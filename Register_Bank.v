==> flow/design.v <==
`timescale 1ns / 1ps
module Register_Bank_Block(
	output [7:0] A,
    output [7:0] B,
    input [23:0] ins,
    input [7:0] ans_ex,
    input [7:0] ans_dm,
    input [7:0] ans_wb,
    input [7:0] imm,
    input [4:0] RW_dm,
    input [1:0] mux_sel_A,
    input [1:0] mux_sel_B,
    input imm_sel,
    input clk
    );
	wire [7:0] BI; 
	reg [7:0] reg_bank[0:31];		 
	reg [7:0] AR, BR;
	assign A = mux_sel_A[0] & mux_sel_A[1] ? ans_wb : mux_sel_A[0] & ~mux_sel_A[1] ? ans_ex : ~mux_sel_A[0] & mux_sel_A[1] ? ans_dm : AR;
	assign BI = mux_sel_B[0] & mux_sel_B[1] ? ans_wb : mux_sel_B[0] & ~mux_sel_B[1] ? ans_ex : ~mux_sel_B[0] & mux_sel_B[1] ? ans_dm : BR;
	assign B = imm_sel ? imm : BI;
	always@(posedge clk)
	begin
		AR <= reg_bank[ins[13:9]];
		BR <= reg_bank[ins[8:4]];
		reg_bank[RW_dm] <= ans_dm;
	end
endmodule
* Tool chain data of Register_Bank_Block
What the tools print for Register_Bank_Block, step after step.
Line numbers count from 1 in the design file above.
Operators carry their Yosys type and port widths (W data, S select, Z words).
Cell names lack the library's common part.
A cell with - has no value.
- Top module :: Register_Bank_Block
- Clock input :: clk
- Standard-cell library :: sky130hd
- Timing corner :: tt_025C_1v80

* Elaborated design
Source: Yosys, flattened and elaborated, memories not mapped. Widths are those after wreduce; folded enables and synchronous resets count as part of the registers. Registers that Yosys merges into a memory's read port (data or address) are not register bits. Print and check cells do not count. Equal cells are merged and count once.
Yosys's memory passes give these memory sizes; they may raise the number of words (mostly to a power of two), join words into wider ones and drop unused or constant bits.
- Register bits :: 0
- Memory bits (writable) :: 256
- Word width x clocked read ports :: 16
- Memories :: 1
- Input port bits :: 67
- Output and inout bits :: 16
- Elaborated cells :: 18
** Memory list
- reg_bank :: depth 32, width 8, rd ports 2, wr ports 1, RTL line 17 : reg [7:0] reg_bank[0:31];
- Multiplexer cells :: 7
- Bitwise operators :: 10
** Operators with widths (count)
- $mux W8 :: 7
- $and A1 B1 Y1 :: 6
- $not A1 Y1 :: 4

* Longest topological paths
Depth = most cells in a row (Yosys ltp): at word level without a register or memory, in the mapped netlist without a sequential cell, where the memories' decode and read muxes count.
- Word-level depth :: 6
- ABC_AREA :: 0
- Depth in mapped cells :: 5
- Mapped depth without buffers :: 3

* Synthesis result
Yosys stat after the flow's synthesis: flattened, memories mapped to cells. It holds for the ABC_AREA given above (unset counts as 0); a run with the other value may have another netlist.
Totals and module areas in this step are rounded.
** Cells by type
- edfxtp_1 :: count 256, total area 7.69E+03 µm²
- mux4_2 :: count 176, total area 3.96E+03 µm²
- dfxtp_1 :: count 16, total area 320.307 µm²
- mux2_2 :: count 24, total area 270.259 µm²
- nor2_1 :: count 33, total area 123.869 µm²
- buf_4 :: count 12, total area 90.086 µm²
- buf_1 :: count 16, total area 60.058 µm²
- clkbuf_1 :: count 14, total area 52.55 µm²
- buf_6 :: count 2, total area 22.522 µm²
- nand3b_1 :: count 3, total area 22.522 µm²
- or3b_2 :: count 2, total area 17.517 µm²
- nand2b_1 :: count 2, total area 12.512 µm²
- buf_2 :: count 2, total area 10.01 µm²
- nand2_1 :: count 2, total area 7.507 µm²
- or2_2 :: count 1, total area 6.256 µm²
- or3_1 :: count 1, total area 6.256 µm²
- nand3_1 :: count 1, total area 5.005 µm²
- Mapped cells :: 563
- Cell area after synthesis :: 13000 µm²
- Sequential area :: 8000 µm²
- Flip-flops :: 272
- Buffer cells :: 46

* Path before layout
OpenSTA on the mapped netlist: ideal clock, no wires. The path of least setup slack (recovery checks aside). Input and output delay are each 20% of the period. Register names are those of the netlist, which keeps one name where synthesis merged equal registers.
- Path type :: input -> register
- Start :: input ins[5]
- End :: register BR[0]
- Clock period :: 2520 ps
- External input delay :: 504 ps
- Setup time :: 121 ps
- Launch time at the first pin :: 504 ps
- Arrival :: 2186 ps
- Data required time :: 2399 ps
- Slack :: 213 ps
- Path delay :: 1803 ps
- Stages :: 5
- Path buffers :: 2
- Synthesis period reached :: 2307 ps
"path delay" = arrival - input delay + setup time.
"stages": output pins that drive a net of the path, with the launching flip-flop's if there is one; two outputs of one cell count as two.
"synthesis period reached" is the clock period less the worst setup slack; recovery checks do not enter. This is arithmetic on one report: input and output delays are still those of the set period (20% each).
- Path through :: clkbuf_1 -> buf_1 -> mux4_2 -> mux4_2 -> mux2_2
** RTL lines, path post-synthesis
- start, declared :: RTL line 5 : input [23:0] ins,
- end, declared :: RTL line 18 : reg [7:0] AR, BR;
Chain of elaborated cells between the ends: none given.

* Worst path after layout
From the final timing report of job 1: the path of least setup slack in the routed layout; clock arrival at registers is part of the times.
The report prints the path's times to 10 ps; the period is as set.
- Path type :: register -> output
- Start :: register BR[1]
- End :: output B[1]
- Clock period :: 1400 ps
- External output delay :: 280 ps
- Launch time at the first pin :: 570 ps
- Arrival :: 1770 ps
- Data required time :: 1120 ps
- Slack :: -650 ps
- Stages :: 4
- Path buffers :: 1
Between the ends stands the longest chain of elaborated cells between them, by number of cells; it is not shown to be the way that was timed. Of several equally long chains one is given.
A line is the first line of the expression or statement that the cell stems from. Yosys adds cells for indexed reads and writes and turns some case tables into memories.
- Path through :: dfxtp_2 -> mux4_2 -> mux2_4 -> buf_6
- Cells in the longest elaborated chain :: 4
- Elaborated cells between the ends (all ways) :: 4
- RTL lines with such cells :: 2
- Those cells by class :: 4 x mux
** RTL lines, path after layout
- start, declared :: RTL line 18 : reg [7:0] AR, BR;
- $mux W8 (3 in a row) :: RTL line 20 : assign BI = mux_sel_B[0] & mux_sel_B[1] ? ans_wb : mux_sel_B[0] & ~mux_sel_B[1] ? ans_ex : ~mux_sel_B[0] & mux ...
- $mux W8 :: RTL line 21 : assign B = imm_sel ? imm : BI;
- end, declared :: RTL line 4 : output [7:0] B,

Data sheet: physical implementation of Register_Bank_Block

2 stored runs of Register_Bank_Block in the flow (synthesis by Yosys, layout by OpenROAD, sky130hd cells), in arbitrary order. Constraints: input delay and output delay 20% of the set period each, output load 0.01 pF.
By "clock period achieved" is meant the clock period of the run minus its worst setup slack. This is arithmetic on one report: input and output delays are still those of the set period (20% each).
"allowed time less slack (worst setup path)": the worst setup path's part of the clock period (all of it between registers, 20% less for each end at a port) less its slack. A launch clock that arrives late makes it longer, a capture clock that arrives late makes it shorter.
"total design power" rests on the timing tool's default activity at the inputs, not on a simulated workload.
"allowed time less slack (worst setup path)" is given in steps of 10 ps.
Measured values are rounded.

** Job 1
- Settings :: period_ns=1.4; CORE_UTILIZATION=15; PLACE_DENSITY_LB_ADDON=0.22; CORE_ASPECT_RATIO=0.5; CELL_PAD_IN_SITES_GLOBAL_PLACEMENT=1; ABC_AREA=0; GPL_ROUTABILITY_DRIVEN=1; MIN_ROUTING_LAYER=met2; MAX_ROUTING_LAYER=met5; CAP_MARGIN=20; CORE_MARGIN=2; SLEW_MARGIN=20
- Utilization after layout :: 0.21
- Synthesized cell area :: 13,000 µm²
- Area of the die :: 87,000 µm²
- Area of the standard cells in the finished layout :: 17,000 µm²
- Total design power :: 20 mW
- Worst setup slack after layout :: -650 ps
- Allowed time less slack (worst setup path) :: 1,770 ps
- Type of the worst setup path :: register -> output
- Clock period achieved :: 2,047 ps
- Worst hold slack :: 290 ps
- Setup TNS :: -15,000 ps

** Job 2
- Settings :: period_ns=2.24; CORE_UTILIZATION=35; CAP_MARGIN=20; CORE_MARGIN=2; SLEW_MARGIN=20
- Synthesized cell area :: 13,000 µm²
- Worst hold slack :: 480 ps
- Allowed time less slack (worst setup path) :: 1,320 ps
- Type of the worst setup path :: input -> output
- Area of the standard cells in the finished layout :: 16,000 µm²
- Worst setup slack after layout :: 27 ps
- Clock period achieved :: 2,213 ps
- Total design power :: 11 mW
- Setup TNS :: 0 ps
- Area of the die :: 38,000 µm²
- Utilization after layout :: 0.44
