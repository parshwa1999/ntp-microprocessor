==> flow/design.v <==
`timescale 1ns / 1ps
module Dependency_Check_Block(imm, RW_dm, op_dec, mux_sel_A, mux_sel_B, imm_sel, mem_en_ex, mem_rw_ex, mem_mux_sel_dm, ins, clk, reset);
	input [23:0] ins;
	input clk, reset;
	output reg [7:0] imm;
	output reg [4:0] RW_dm, op_dec;
	output [1:0] mux_sel_A, mux_sel_B;
	output imm_sel, mem_en_ex, mem_rw_ex, mem_mux_sel_dm;
	wire [4:0] op_dec_rst;
	wire JMP, Cond_J;
	wire [18:0] nJCL, flag, ins_tmp;
	wire mask;
	wire [4:0] RA, RB, RW;
	wire imm_flag, LD_flag, ST_flag, mem_rw;
	reg [4:0] RA_dec, RB_dec, RW_dec, RW_ex, RW_wb;
	reg LD1, LD_dec, mem_rw_dec, mem_mux_sel_ex, ST_dec, imm_sel, mem_rw_ex, mem_en_ex, mem_mux_sel_dm;
	wire LD1_rst, imm_flag_rst, LD_dec_rst, ST_dec_rst, mem_rw_dec_rst, mem_rw_ex_rst, mem_mux_sel_ex_rst, mem_en_ex_rst, mem_mux_sel_dm_rst;
	wire [4:0] RA_rst, RB_rst, RW_rst, RW_dec_rst, RW_ex_rst, RW_dm_rst;
	wire [7:0] imm_rst;
	assign JMP = ins[23] & ins[22] & ~ins[21] & ~ins[20] & ~ins[19];	 
	assign Cond_J = ins[23] & ins[22] & ins[21];  
	assign mask = ~(JMP | Cond_J | LD1);  
	assign nJCL = {mask, mask, mask, mask, mask, mask, mask, mask, mask, mask, mask, mask, mask, mask, mask, mask, mask, mask, mask};
	assign ins_tmp = ins[18:0] & nJCL;
	assign RW = ins_tmp[18:14];	 
	assign RA = ins_tmp[13:9];  
	assign RB = ins_tmp[8:4];  
	assign mux_sel_A = (RA_dec == RW_ex) ? 2'b01 : (RA_dec == RW_dm) ? 2'b10 : (RA_dec == RW_wb) ? 2'b11 : 2'b00;
	assign mux_sel_B = (RB_dec == RW_ex) ? 2'b01 : (RB_dec == RW_dm) ? 2'b10 : (RB_dec == RW_wb) ? 2'b11 : 2'b00;
	assign imm_flag = ~ins[23] & ins[22];
	assign LD_flag = ins[23] & ~ins[22] & ins[21] & ~ins[20] & ~ins[19];	 
	assign ST_flag = ins[23] & ~ins[22] & ins[21] & ~ins[20] & ins[19];  
	assign LD1_rst = (reset == 1'b0) ? 1'b0 : ins[23] & ~ins[22] & ins[21] & ~ins[20] & ~ins[19] & ~LD1;
	assign RA_rst = (reset == 1'b0) ? 5'b0_0000 : RA;
	assign RB_rst = (reset == 1'b0) ? 5'b0_0000 : RB;
	assign RW_rst = (reset == 1'b0) ? 5'b0_0000 : RW;
	assign RW_dec_rst = (reset == 1'b0) ? 5'b0_0000 : RW_dec;
	assign RW_ex_rst = (reset == 1'b0) ? 5'b0_0000 : RW_ex;
	assign RW_dm_rst = (reset == 1'b0) ? 5'b0_0000 : RW_dm;
	assign imm_flag_rst = (reset == 1'b0) ? 1'b0 : imm_flag;
	assign imm_rst = (reset == 1'b0) ? 8'b0000_0000 : ins[8:1];
	assign LD_dec_rst = (reset == 1'b0) ? 1'b0 : LD_flag & ~LD_dec;
	assign ST_dec_rst = (reset == 1'b0) ? 1'b0 : ST_flag;
	assign op_dec_rst = (reset == 1'b0) ? 5'b0_0000 : ins[23:19];
	assign mem_rw_dec_rst = (reset == 1'b0) ? 1'b0 : ins[19];
	assign mem_rw_ex_rst = (reset == 1'b0) ? 1'b0 : mem_rw_dec;
	assign mem_mux_sel_ex_rst = (reset == 1'b0) ? 1'b0 : ~mem_rw_dec & (LD_dec | ST_dec);
	assign mem_en_ex_rst = (reset == 1'b0) ? 1'b0 : LD_dec | ST_dec;
	assign mem_mux_sel_dm_rst = (reset == 1'b0) ? 1'b0 : mem_mux_sel_ex;
	always @ (posedge clk)  
	begin
		op_dec <= op_dec_rst;
		LD1 <= LD1_rst;
		RA_dec <= RA_rst;
		RB_dec <= RB_rst;
		RW_dec <= RW_rst;
		RW_ex <= RW_dec_rst;
		RW_dm <= RW_ex_rst;
		RW_wb <= RW_dm_rst;
		imm_sel <= imm_flag_rst;
		imm <= imm_rst;
		LD_dec <= LD_dec_rst;
		ST_dec <= ST_dec_rst;
		mem_rw_dec <= mem_rw_dec_rst;
		mem_rw_ex <= mem_rw_ex_rst;
		mem_mux_sel_ex <= mem_mux_sel_ex_rst;
		mem_en_ex <= mem_en_ex_rst;
		mem_mux_sel_dm <= mem_mux_sel_dm_rst;
	end
endmodule
== Tool chain data of Dependency_Check_Block ==
The steps from the RTL of Dependency_Check_Block to its reports follow in flow order.
Line numbers count from 1 in the design file above.
Cell names lack the library's common part.
Not given: --
Set-up
  top: Dependency_Check_Block
  clock input: clk
  standard-cell library: sky130hd
  corner: tt_025C_1v80

== Elaborated design ==
Yosys after proc, flatten, opt, wreduce and memory -nomap, before mapping. Enables and synchronous resets that opt folds into registers are not counted as muxes. Memory bits, and registers merged into a memory's read port (data or address), are not among the register bits. Print and check cells are not counted. Equal cells are merged and count once.
Cells by class
  equal/unequal tests: 6
  muxes and demuxes: 6
  bitwise operators: 27
Operators by type and width (number)
  5-bit == test: 6
  19-bit bitwise AND: 1
  1-bit bitwise AND: 14
  2-bit 2-to-1 mux: 6
  1-bit inverter: 9
  1-bit OR: 3
Word-level totals
  register bits after elaboration: 52
  input port bits: 26
  elaborated cells: 56

== Logic depth ==
Yosys ltp: most cells in a row. Word level: on the elaborated netlist, between registers, memories and ports. Mapped: between sequential cells and ports; inverters and the memories' decode and read muxes count.
Depth
  depth after elaboration: 8
  ABC_AREA: 0
  mapped depth: 4
  mapped depth without buffers: 4

== After synthesis ==
Source: synth_stat.txt of the flow (Yosys; design flattened, memories mapped). It holds for the ABC_AREA given above (unset counts as 0); a run with the other value may have another netlist.
Totals and module areas in this step are rounded.
Cell types (number)
  dfxtp_1: 51
  and2_1: 36
  xnor2_1: 16
  xor2_1: 14
  nor3_2: 4
  nor2_1: 10
  nand3_1: 6
  inv_1: 6
  nor2_8: 1
  o32a_1: 2
  and3_1: 3
  nand2_1: 5
  a31o_4: 1
  o32ai_1: 2
  buf_2: 2
  buf_4: 1
  o21bai_1: 1
  nand2b_1: 1
Not listed: further types 3, cells in them 3.
Mapped netlist
  mapped cells: 165
  chip area (Yosys): 1800 µm²
  flip-flop cells: 51

== Path before layout ==
Path of least setup slack by OpenSTA after synthesis, without wires, with an ideal clock, recovery checks aside; 20% of the period is set as input and as output delay. Where synthesis merged equal registers, the netlist keeps one of their names.
Timing after synthesis
  kind: reg-to-output
  start point: register RW_dm[4]
  end point: output port mux_sel_A[1]
  clock period: 1.86 ns
  external output delay: 0.372 ns
  arrival: 1.046 ns
  required time: 1.488 ns
  path slack: 0.442 ns
  path delay: 1.046 ns
  stages on the path: 5
  path buffers: 0
  synthesis period reached: 1.418 ns
"path delay" = arrival - input delay + setup time.
At an output port there is no setup time.
"stages on the path": output pins that drive a net of the path, with the launching flip-flop's if there is one; two outputs of one cell count as two.
"synthesis period reached" is the clock period less the worst setup slack; recovery checks do not enter. This is arithmetic on one report: input and output delays are still those of the set period (20% each).
Between the ends stands the longest chain of elaborated cells between them, by number of cells; it is not shown to be the way that was timed. Of several equally long chains one is given.
A line is the first line of the expression or statement that the cell stems from. Yosys adds cells for indexed reads and writes and turns some case tables into memories.
Between the ends, after synthesis
  cells stage by stage: dfxtp_1 > xnor2_1 > nand3_1 > nor3_2 > o32a_1
  length of the longest elaborated chain: 3
  elaborated cells between the ends (all ways): 3
RTL lines, path after synthesis
  start: declaration: RTL line 6  | output reg [4:0] RW_dm, op_dec;
  start: assignment: RTL line 58  | RW_dm <= RW_ex_rst;
  5-bit == test: RTL line 28  | assign mux_sel_A = (RA_dec == RW_ex) ? 2'b01 : (RA_dec == RW_dm) ? 2'b10 : (RA_dec == RW_wb) ? 2'b11 : 2'b00;
  2-bit 2-to-1 mux (2 in a row): RTL line 28
  end: declaration: RTL line 7  | output [1:0] mux_sel_A, mux_sel_B;

== Path in the finished layout ==
From the final timing report of flow run 1: the path of least setup slack in the routed layout; clock arrival at registers is part of the times.
Timing post-layout
  kind: reg-to-output
  start point: register RA_dec[4]
  end point: output port mux_sel_A[1]
  clock period: 1.37 ns
  external output delay: 0.27 ns
  arrival: 1.46 ns
  required time: 1.10 ns
  path slack: -0.36 ns
  stages on the path: 6
  path buffers: 1
Between the ends stands the longest chain of elaborated cells between them, by number of cells; it is not shown to be the way that was timed. Of several equally long chains one is given.
Between the ends, post-layout
  cells stage by stage: dfxtp_4 > xor2_1 > nor3_2 > and3_1 > o32a_1 > buf_2
  length of the longest elaborated chain: 4
  elaborated cells between the ends (all ways): 6
RTL lines, path post-layout
  start: declaration: RTL line 15  | reg [4:0] RA_dec, RB_dec, RW_dec, RW_ex, RW_wb;
  start: assignment: RTL line 54  | RA_dec <= RA_rst;
  5-bit == test: RTL line 28  | assign mux_sel_A = (RA_dec == RW_ex) ? 2'b01 : (RA_dec == RW_dm) ? 2'b10 : (RA_dec == RW_wb) ? 2'b11 : 2'b00;
  2-bit 2-to-1 mux (3 in a row): RTL line 28
  end: declaration: RTL line 7  | output [1:0] mux_sel_A, mux_sel_B;

Add stored flow runs of Dependency_Check_Block

Module Dependency_Check_Block, platform sky130hd: 2 stored runs of the flow (Yosys, OpenROAD) with differing settings, in no particular order. Input and output delays are each 20% of the period that was set; the output load is 0.01 pF.
"clock period achieved" is the run's clock period less its worst setup slack. It is reckoned from that one timing run; input and output delays stay at 20% of the period that was set.
"worst setup path time" = time allowed to the worst setup path (clock period - input delay - output delay, where it has them) - its slack; a late launch clock adds to it, a late capture clock takes from it.
"power" is the tool's figure for a default switching activity; nothing was simulated.
The measured numbers are rounded.

==> flow run 1: settings <==
{ "period_ns": 1.37, "SETUP_SLACK_MARGIN": 0.29, "CAP_MARGIN": 20, "CORE_MARGIN": 2, "CORE_UTILIZATION": 40, "SLEW_MARGIN": 20 }
==> flow run 1: results <==
final design utilization: 0.593
worst setup slack after layout: -0.362 ns
area of the die: 5050 µm²
power: 2850 µW
worst setup path time: 1.46 ns
critical path type: reg-to-output
chip area in the Yosys report: 1800 µm²
total negative slack on setup checks: -1.34 ns
clock period achieved: 1.732 ns
standard-cell area of the final layout: 2580 µm²
worst-case hold slack: 0.225 ns

==> flow run 2: settings <==
{ "period_ns": 1.09, "CORE_UTILIZATION": 41, "PLACE_DENSITY_LB_ADDON": 0.14, "CORE_ASPECT_RATIO": 0.79, "CELL_PAD_IN_SITES_DETAIL_PLACEMENT": 2, "GPL_ROUTABILITY_DRIVEN": 1, "CTS_CLUSTER_DIAMETER": 125, "CAP_MARGIN": 15, "MIN_ROUTING_LAYER": "met1", "MAX_ROUTING_LAYER": "met5", "CORE_MARGIN": 2, "SLEW_MARGIN": 20 }
==> flow run 2: results <==
unfinished; error DPL-0033 in clock tree synthesis
