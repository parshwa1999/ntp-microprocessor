==> flow/design.v <==
`timescale 1ns / 1ps
module ALU(
	output [7:0] ans_tmp,
	output [7:0] data_out_buff,
	output [3:0] flag_ex,
	input [7:0] data_in,
	input [4:0] op_dec,
	input [7:0] A,
	input [7:0] B,
	input [7:0] ans_ex,
	input [7:0] data_out,
	input clk
	);
	wire [7:0] sum;
	wire tmp1, tmp2;
	reg [3:0] flagtmp;
	add_sub_8bit adder1(sum, tmp1 , tmp2, A, B, op_dec[0]);
	assign ans_tmp = (op_dec == 5'b00000 || op_dec == 5'b01000) ? (sum) : 	 
						  (op_dec == 5'b00001 || op_dec == 5'b01001) ? (A - B) :  
						  (op_dec == 5'b00010 || op_dec == 5'b01010) ? (B) :		 
						  (op_dec == 5'b00100 || op_dec == 5'b01100) ? (A & B) :	 
						  (op_dec == 5'b00101 || op_dec == 5'b01101) ? (A | B) :	 
						  (op_dec == 5'b00110 || op_dec == 5'b01110) ? (A ^ B) :  
						  (op_dec == 5'b00111 || op_dec == 5'b01111) ? (~B) :		 
						  (op_dec == 5'b10100 || op_dec == 5'b10101) ? (A) :		 
						  (op_dec == 5'b10110) ? (data_in) :							 
						  (op_dec == 5'b11001) ? (A << B) :								 
						  (op_dec == 5'b11010) ? (A >> B) :								 
						  (op_dec == 5'b11011) ?((A[7]) ?								 
															((B == 0) ? A :
														   (B == 1) ? {1'b1, A[7:1]} :
														   (B == 2) ? {2'b11, A[7:2]} :
														   (B == 3) ? {3'b111, A[7:3]} :
														   (B == 4) ? {4'b1111, A[7:4]} :
														   (B == 5) ? {5'b11111, A[7:5]} :
														   (B == 6) ? {6'b111111, A[7:6]} :
														   (B == 7) ? {7'b1111111, A[7]} :
														    8'b11111111)
													  : (A >> B) ):
						(op_dec == 5'b10000 || op_dec == 5'b10001 || op_dec == 5'b10111 || op_dec == 5'b11000 || op_dec == 5'b11100 || op_dec == 5'b11101 || op_dec == 5'b11110 || op_dec == 5'b11111) ? ans_ex :  8'b0000_0000;
	assign data_out_buff  = (op_dec == 5'b10111 ) ? A : data_out;	 
	assign flag_ex[0] = (op_dec == 5'b00000 || op_dec == 5'b01000 || op_dec == 5'b00001 || op_dec == 5'b01001) ? tmp1 : (op_dec[4:2] == 3'b111) ? flagtmp[0] : 1'b0 ;
	assign flag_ex[1] = (op_dec == 5'b10000 || op_dec == 5'b10001 || op_dec == 5'b10100 || op_dec == 5'b10101 || op_dec == 5'b10111 || op_dec == 5'b11000) ? 1'b0 : (op_dec[4:2] == 3'b111) ? flagtmp[1] : &(~ans_tmp);												
	assign flag_ex[2] = (op_dec == 5'b00000 || op_dec == 5'b01000 || op_dec == 5'b00001 || op_dec == 5'b01001) ? tmp2 : (op_dec[4:2] == 3'b111) ? flagtmp[2] : 1'b0 ;	
	assign flag_ex[3] = (op_dec == 5'b10000 || op_dec == 5'b10001 || op_dec == 5'b10100 || op_dec == 5'b10101 || op_dec == 5'b10111 || op_dec == 5'b11000) ? 1'b0 : (op_dec[4:2] == 3'b111) ? flagtmp[3] : (^ans_tmp);												 
	always@(posedge clk)
	begin
		flagtmp <= flag_ex;
	end
endmodule
`timescale 1ns / 1ps
module execution_block(
    output [7:0] ans_ex,
    output [7:0] DM_data,
    output [7:0] data_out,
    output [3:0] flag_ex,
    input [7:0] A,
    input [7:0] B,
	 input [7:0] data_in,
    input [4:0] op_dec,
    input clk,
    input reset
    );
		wire [7:0] ans_tmp, data_out_buff;
		ALU ALU1(ans_tmp, data_out_buff, flag_ex, data_in, op_dec, A, B, ans_ex, data_out,clk);		 
		register register1(ans_ex, data_out, DM_data, ans_tmp, data_out_buff, B, clk, reset);	 
endmodule
`timescale 1ns / 1ps
module add_sub_8bit(
	output [7:0] S_D,
	output C_B ,
	output Overflow,
	input [7:0] A,
	input [7:0] B,
	input Operator
	);
	wire [7:0] Bq;		 
	wire [6:0] Cout;
	assign Bq[0] = B[0] ^ Operator;
	assign Bq[1] = B[1] ^ Operator;
	assign Bq[2] = B[2] ^ Operator;
	assign Bq[3] = B[3] ^ Operator;
	assign Bq[4] = B[4] ^ Operator;
	assign Bq[5] = B[5] ^ Operator;
	assign Bq[6] = B[6] ^ Operator;
	assign Bq[7] = B[7] ^ Operator;
	Full_adder fb1(S_D[0], Cout[0], A[0], Bq[0], Operator);
	Full_adder fb2(S_D[1], Cout[1], A[1], Bq[1], Cout[0]);
	Full_adder fb3(S_D[2], Cout[2], A[2], Bq[2], Cout[1]);
	Full_adder fb4(S_D[3], Cout[3], A[3], Bq[3], Cout[2]);
	Full_adder fb5(S_D[4], Cout[4], A[4], Bq[4], Cout[3]);
	Full_adder fb6(S_D[5], Cout[5], A[5], Bq[5], Cout[4]);
	Full_adder fb7(S_D[6], Cout[6], A[6], Bq[6], Cout[5]);
	Full_adder fb8(S_D[7], C_B, A[7], Bq[7], Cout[6]);
	assign Overflow = C_B ^ Cout[6];
endmodule
`timescale 1ns / 1ps
module Full_adder(
	output sum,
	output carryout,
	input x,
	input y,
	input carryin
	);
	assign sum = carryin^(x^y);						 
	assign carryout = ((x^y)&carryin) | (x&y);	 
endmodule
`timescale 1ns / 1ps
module register(
    output reg [7:0] ans_ex,
    output reg [7:0] data_out,
    output reg [7:0] DM_data,
    input [7:0] ans_tmp,
    input [7:0] data_out_buff,
    input [7:0] B,
    input clk,
    input reset
    );
	 wire [7:0] temp1, temp2, temp3;
	 assign temp1 = (reset) ? ans_tmp : 8'b0000_0000;			 
	 assign temp2 = (reset) ? data_out_buff : 8'b0000_0000;	 
	 assign temp3 = (reset) ? B : 8'b0000_0000;					 
	 always @ (posedge clk)												 
	 begin
		ans_ex <= temp1;
		data_out <= temp2;
		DM_data <= temp3; 
	 end
endmodule
# Tool chain data of execution_block
# The steps from the RTL of execution_block to its reports follow in flow order.
# Line numbers count from 1 in the design file above.
# Operators carry their Yosys type and port widths (W data, S select, Z words).
setup:
  top: "execution_block"
  clock_port: "clk"
  lib: "sky130hd"
  pvt_corner: "tt_025C_1v80"

# Word-level counts
# Yosys after proc, flatten, opt, wreduce and memory -nomap, before mapping. Enables and synchronous resets that opt folds into registers are not counted as muxes. Memory bits, and registers merged into a memory's read port (data or address), are not among the register bits. Print and check cells are not counted. Equal cells are merged and count once.
word_totals:
  inputBits: 31
  word_cells: 149
  ff_bits: 28
  out_inout_bits: 28
op_classes:
  n_eq: 34
  reduce_logical: 25
  n_mux: 29
  n_logic: 54
  n_addsub: 1
  shift: 2
ops:
  columns: ["op", "count"]
  rows:
  - ["$mux W8", 20]
  - ["$eq A5 B5 Y1 const B", 14]
  - ["$eq A5 B4 Y1 const B", 7]
  - ["$xor A1 B1 Y1", 25]
  - ["$eq A8 B3 Y1 const B", 3]
  - ["$logic_or A1 B1 Y1", 21]
  - ["$eq A5 B3 Y1 const B", 4]
  - ["$and A1 B1 Y1", 16]
  - ["$eq A8 B2 Y1 const B", 2]
  - ["$not A8 Y8", 2]
  - ["$mux W1", 9]
  - ["$or A1 B1 Y1", 8]
  - ["$eq A8 B1 Y1 const B", 1]
  - ["$sub A8 B8 Y8", 1]
  - ["$and A8 B8 Y8", 1]
  - ["$or A8 B8 Y8", 1]
  - ["$xor A8 B8 Y8", 1]
  - ["$shl A8 B8 Y8", 1]
  - ["$shr A8 B8 Y8", 1]
  - ["$logic_not A8 Y1", 1]
  - ["$reduce_and A8 Y1", 1]
  - ["$reduce_xor A8 Y1", 1]
  - ["$eq A5 B1 Y1 const B", 1]
  - ["$eq A5 B2 Y1 const B", 1]
  - ["$logic_not A5 Y1", 1]
  - ["$eq A3 B3 Y1 const B", 1]

# Longest topological paths
# Depth = most cells in a row (Yosys ltp): at word level without a register or memory, in the mapped netlist without a sequential cell, where the memories' decode and read muxes count.
depth:
  depth_word: 25
  abc_area: 0
  ltp_mapped: 26
  depth_no_buf: 22

# Mapped cells and area
# Source: synth_stat.txt of the flow (Yosys; design flattened, memories mapped). It holds for the ABC_AREA given above (unset counts as 0); a run with the other value may have another netlist.
mapped:
  sequential_area_um2: 560.5
  stdcells: 514
  yosys_area_um2: 3928.8
  ff_cells: 28
types:
  columns: ["cell", "count", "area_total_um2"]
  rows:
  - ["sky130_fd_sc_hd__dfxtp_1", 28, 560.538]
  - ["sky130_fd_sc_hd__ha_1", 27, 337.824]
  - ["sky130_fd_sc_hd__mux4_2", 9, 202.694]
  - ["sky130_fd_sc_hd__a21oi_1", 38, 190.182]
  - ["sky130_fd_sc_hd__mux2i_1", 18, 180.173]
  - ["sky130_fd_sc_hd__fa_1", 8, 160.154]
  - ["sky130_fd_sc_hd__nand2_1", 41, 153.898]
  - ["sky130_fd_sc_hd__o21ai_0", 30, 150.144]
  - ["sky130_fd_sc_hd__nor2b_1", 22, 137.632]
  - ["sky130_fd_sc_hd__nor2_1", 29, 108.854]
  - ["sky130_fd_sc_hd__clkbuf_1", 26, 97.594]
  - ["sky130_fd_sc_hd__inv_1", 26, 97.594]
  - ["sky130_fd_sc_hd__and2_1", 14, 87.584]
  - ["sky130_fd_sc_hd__xnor2_1", 10, 87.584]
  - ["sky130_fd_sc_hd__nor3_1", 13, 65.062]
  - ["sky130_fd_sc_hd__buf_2", 11, 55.053]
  - ["sky130_fd_sc_hd__xor2_1", 6, 52.55]
  - ["sky130_fd_sc_hd__and3_1", 8, 50.048]
# Other cell types: 52; their cells: 150.
# By module: a second synthesis without flattening, with its own total; a netlist apart from the flattened one above.
unflattened:
  cells_unflattened: 512
  hier_area_um2: 3958.8
# Rows give one instance, submodules left out.
modules:
  columns: ["mod", "mod_area_um2", "mod_seq_area_um2", "n_cells", "n_inst"]
  rows:
  - ["ALU", 3032.9, 80.1, 444, 1]
  - ["register", 675.6, 480.5, 50, 1]
  - ["Full_adder", 20.0, 0.0, 1, 8]
  - ["add_sub_8bit", 90.1, 0.0, 10, 1]
  - ["execution_block", 0.0, 0.0, 0, 1]

# Path before layout
# OpenSTA on the mapped netlist: ideal clock, no wires. The path of least setup slack (recovery checks aside). Input and output delay are each 20% of the period. Register names are those of the netlist, which keeps one name where synthesis merged equal registers.
synth_path:
  kind: "input port to output port"
  from: "in op_dec[0]"
  to: "out flag_ex[3]"
  n_path_buf: 5
  delay_ns: 5.162
  input_delay_ns: 1.944
  path_slack_ns: 0.670
  output_delay_ns: 1.944
  t_first_pin_ns: 1.944
  t_arrival_ns: 7.106
  period_ns: 9.72
  stages: 24
  period_less_setup_slack_ns: 9.05
# "delay_ns" is the arrival time less input delay plus setup time.
# A path that ends at an output port has no setup time.
# "stages": output pins that drive a net of the path, with the launching flip-flop's if there is one; two outputs of one cell count as two.
# "period_less_setup_slack_ns" is the clock period less the worst setup slack; recovery checks do not enter. This is arithmetic on one report: input and output delays are still those of the set period (20% each).
# The rows between start and end are the longest chain of elaborated cells between them; the timing report does not say that the signal goes this way. Where chains are equally long, one stands for them.
# Each line given opens the expression or statement behind the cell; cells for indexed reads and writes are added by Yosys, which also makes memories of some case tables.
synth_via:
  path_cell_list: "sky130_fd_sc_hd__buf_2 sky130_fd_sc_hd__buf_2 sky130_fd_sc_hd__buf_2 sky130_fd_sc_hd__clkbuf_1 sky130_fd_sc_hd__buf_1 sky130_fd_sc_hd__xor2_1 sky130_fd_sc_hd__fa_1 sky130_fd_sc_hd__fa_1 sky130_fd_sc_hd__inv_1 sky130_fd_sc_hd__fa_1 sky130_fd_sc_hd__inv_1 sky130_fd_sc_hd__fa_1 sky130_fd_sc_hd__fa_1 sky130_fd_sc_hd__inv_1 sky130_fd_sc_hd__fa_1 sky130_fd_sc_hd__inv_1 sky130_fd_sc_hd__fa_1 sky130_fd_sc_hd__or3_1 sky130_fd_sc_hd__o21ai_0 sky130_fd_sc_hd__ha_1 sky130_fd_sc_hd__xnor2_1 sky130_fd_sc_hd__xnor2_1 sky130_fd_sc_hd__o21ai_0 sky130_fd_sc_hd__and2_1"
  elab_chain_len: 24
synth_lines:
  columns: ["item", "line", "source"]
  rows:
  - ["start: declaration", 60, "input [4:0] op_dec,"]
  - ["$eq A5 B5 Y1", 40, "(op_dec == 5'b10000 || op_dec == 5'b10001 || op_dec == 5'b10111 || op_dec == 5'b11000 || op_dec == 5'b11100 || ..."]
  - ["$logic_or A1 B1 Y1 x7", 40, null]
  - ["$mux W8", 40, null]
  - ["$mux W8", 29, "(op_dec == 5'b11011) ?((A[7]) ?"]
  - ["$mux W8", 28, "(op_dec == 5'b11010) ? (A >> B) :"]
  - ["$mux W8", 27, "(op_dec == 5'b11001) ? (A << B) :"]
  - ["$mux W8", 26, "(op_dec == 5'b10110) ? (data_in) :"]
  - ["(+3 left out)", null, null]
  - ["$mux W8", 22, "(op_dec == 5'b00101 || op_dec == 5'b01101) ? (A | B) :"]
  - ["$mux W8", 21, "(op_dec == 5'b00100 || op_dec == 5'b01100) ? (A & B) :"]
  - ["$mux W8", 20, "(op_dec == 5'b00010 || op_dec == 5'b01010) ? (B) :"]
  - ["$mux W8", 19, "(op_dec == 5'b00001 || op_dec == 5'b01001) ? (A - B) :"]
  - ["$mux W8", 18, "assign ans_tmp = (op_dec == 5'b00000 || op_dec == 5'b01000) ? (sum) :"]
  - ["$reduce_xor A8 Y1", 45, "assign flag_ex[3] = (op_dec == 5'b10000 || op_dec == 5'b10001 || op_dec == 5'b10100 || op_dec == 5'b10101 || o ..."]
  - ["$mux W1 x2", 45, null]
  - ["end: declaration", 56, "output [3:0] flag_ex,"]

# Timing after layout
# From the final timing report of flow run 1: the path of least setup slack in the routed layout; clock arrival at registers is part of the times.
layout_path:
  kind: "input port to output port"
  from: "in A[0]"
  to: "out flag_ex[3]"
  stages: 24
  output_delay_ns: 1.93
  period_ns: 9.65
  input_delay_ns: 1.93
  t_arrival_ns: 6.80
  t_first_pin_ns: 1.93
  n_path_buf: 2
  path_slack_ns: 0.92
# The rows between start and end are the longest chain of elaborated cells between them; the timing report does not say that the signal goes this way. Where chains are equally long, one stands for them.
layout_via:
  path_cell_list: "sky130_fd_sc_hd__clkdlybuf4s50_1 sky130_fd_sc_hd__nand2_2 sky130_fd_sc_hd__o21ai_2 sky130_fd_sc_hd__fa_2 sky130_fd_sc_hd__fa_2 sky130_fd_sc_hd__inv_2 sky130_fd_sc_hd__fa_1 sky130_fd_sc_hd__inv_1 sky130_fd_sc_hd__fa_2 sky130_fd_sc_hd__fa_2 sky130_fd_sc_hd__inv_1 sky130_fd_sc_hd__fa_2 sky130_fd_sc_hd__nor2_2 sky130_fd_sc_hd__o22ai_1 sky130_fd_sc_hd__and2_1 sky130_fd_sc_hd__a31oi_1 sky130_fd_sc_hd__o21a_1 sky130_fd_sc_hd__nor3_1 sky130_fd_sc_hd__ha_1 sky130_fd_sc_hd__xnor2_2 sky130_fd_sc_hd__xnor2_1 sky130_fd_sc_hd__o21ai_0 sky130_fd_sc_hd__and2_1 sky130_fd_sc_hd__dlygate4sd2_1"
  elab_chain_len: 20
layout_lines:
  columns: ["item", "line", "source"]
  rows:
  - ["start: declaration", 57, "input [7:0] A,"]
  - ["$xor A1 B1 Y1", 106, "assign carryout = ((x^y)&carryin) | (x&y);"]
  - ["$and A1 B1 Y1", 106, null]
  - ["$or A1 B1 Y1", 106, null]
  - ["$and A1 B1 Y1", 106, null]
  - ["$or A1 B1 Y1", 106, null]
  - ["$and A1 B1 Y1", 106, null]
  - ["$or A1 B1 Y1", 106, null]
  - ["(+5 left out)", null, null]
  - ["$or A1 B1 Y1", 106, null]
  - ["$and A1 B1 Y1", 106, null]
  - ["$or A1 B1 Y1", 106, null]
  - ["$xor A1 B1 Y1", 105, "assign sum = carryin^(x^y);"]
  - ["$mux W8", 18, "assign ans_tmp = (op_dec == 5'b00000 || op_dec == 5'b01000) ? (sum) :"]
  - ["$reduce_xor A8 Y1", 45, "assign flag_ex[3] = (op_dec == 5'b10000 || op_dec == 5'b10001 || op_dec == 5'b10100 || op_dec == 5'b10101 || o ..."]
  - ["$mux W1 x2", 45, null]
  - ["end: declaration", 56, "output [3:0] flag_ex,"]

# 2 stored runs of execution_block in the flow (synthesis by Yosys, layout by OpenROAD, sky130hd cells), in arbitrary order. Constraints: input delay and output delay 20% of the set period each, output load 0.01 pF.
# "achievedPeriod_ns" is the run's clock period less its worst setup slack. It is reckoned from that one timing run; input and output delays stay at 20% of the period that was set.
# By "worst_path_allowed_less_slack_ns" is meant the share of the clock period that the worst setup path is allowed (20% is reserved at inputs, 20% at outputs), minus its slack. Clock arrival times at its registers enter into it.
# By "power_w" is meant OpenSTA's value without simulated activity: inputs other than the clock are taken to toggle once in ten clock periods, and the tool carries that through the logic.
runs:
  - name: "flow run 1"
    settings:
      period_ns: 9.65
      CORE_UTILIZATION: 62
      SETUP_SLACK_MARGIN: 0.75
      PLACE_DENSITY_LB_ADDON: 0.09
      ABC_AREA: 0
      GPL_ROUTABILITY_DRIVEN: 0
      SLEW_MARGIN: 5
      CAP_MARGIN: 20
      CORE_MARGIN: 2
    results:
      worst_path_allowed_less_slack_ns: 4.87
      critical_path_type: "input port to output port"
      setup_worst_slack_ns: 0.925
      post_route_util_pct: 74.2
      power_w: 0.0004534
      die_um2: 6989.8
      final_hold_ws_ns: 0.484
      achievedPeriod_ns: 8.725
      final_stdcell_area_um2: 4628.2
      setup_tns_ns: 0.000
      synth_chip_area_um2: 3928.8
  - name: "flow run 2"
    settings:
      period_ns: 9.4
      CORE_UTILIZATION: 50
      PLACE_DENSITY: 0.8
      HOLD_SLACK_MARGIN: 0.22
      CORE_MARGIN: 10
      CELL_PAD_IN_SITES_GLOBAL_PLACEMENT: 0
      CELL_PAD_IN_SITES_DETAIL_PLACEMENT: 2
      ABC_AREA: 1
      GPL_TIMING_DRIVEN: 1
      CTS_CLUSTER_SIZE: 86
      CAP_MARGIN: 40
      MIN_ROUTING_LAYER: "met1"
      SLEW_MARGIN: 20
    outcome: "no results, placement failed with DPL-0033"
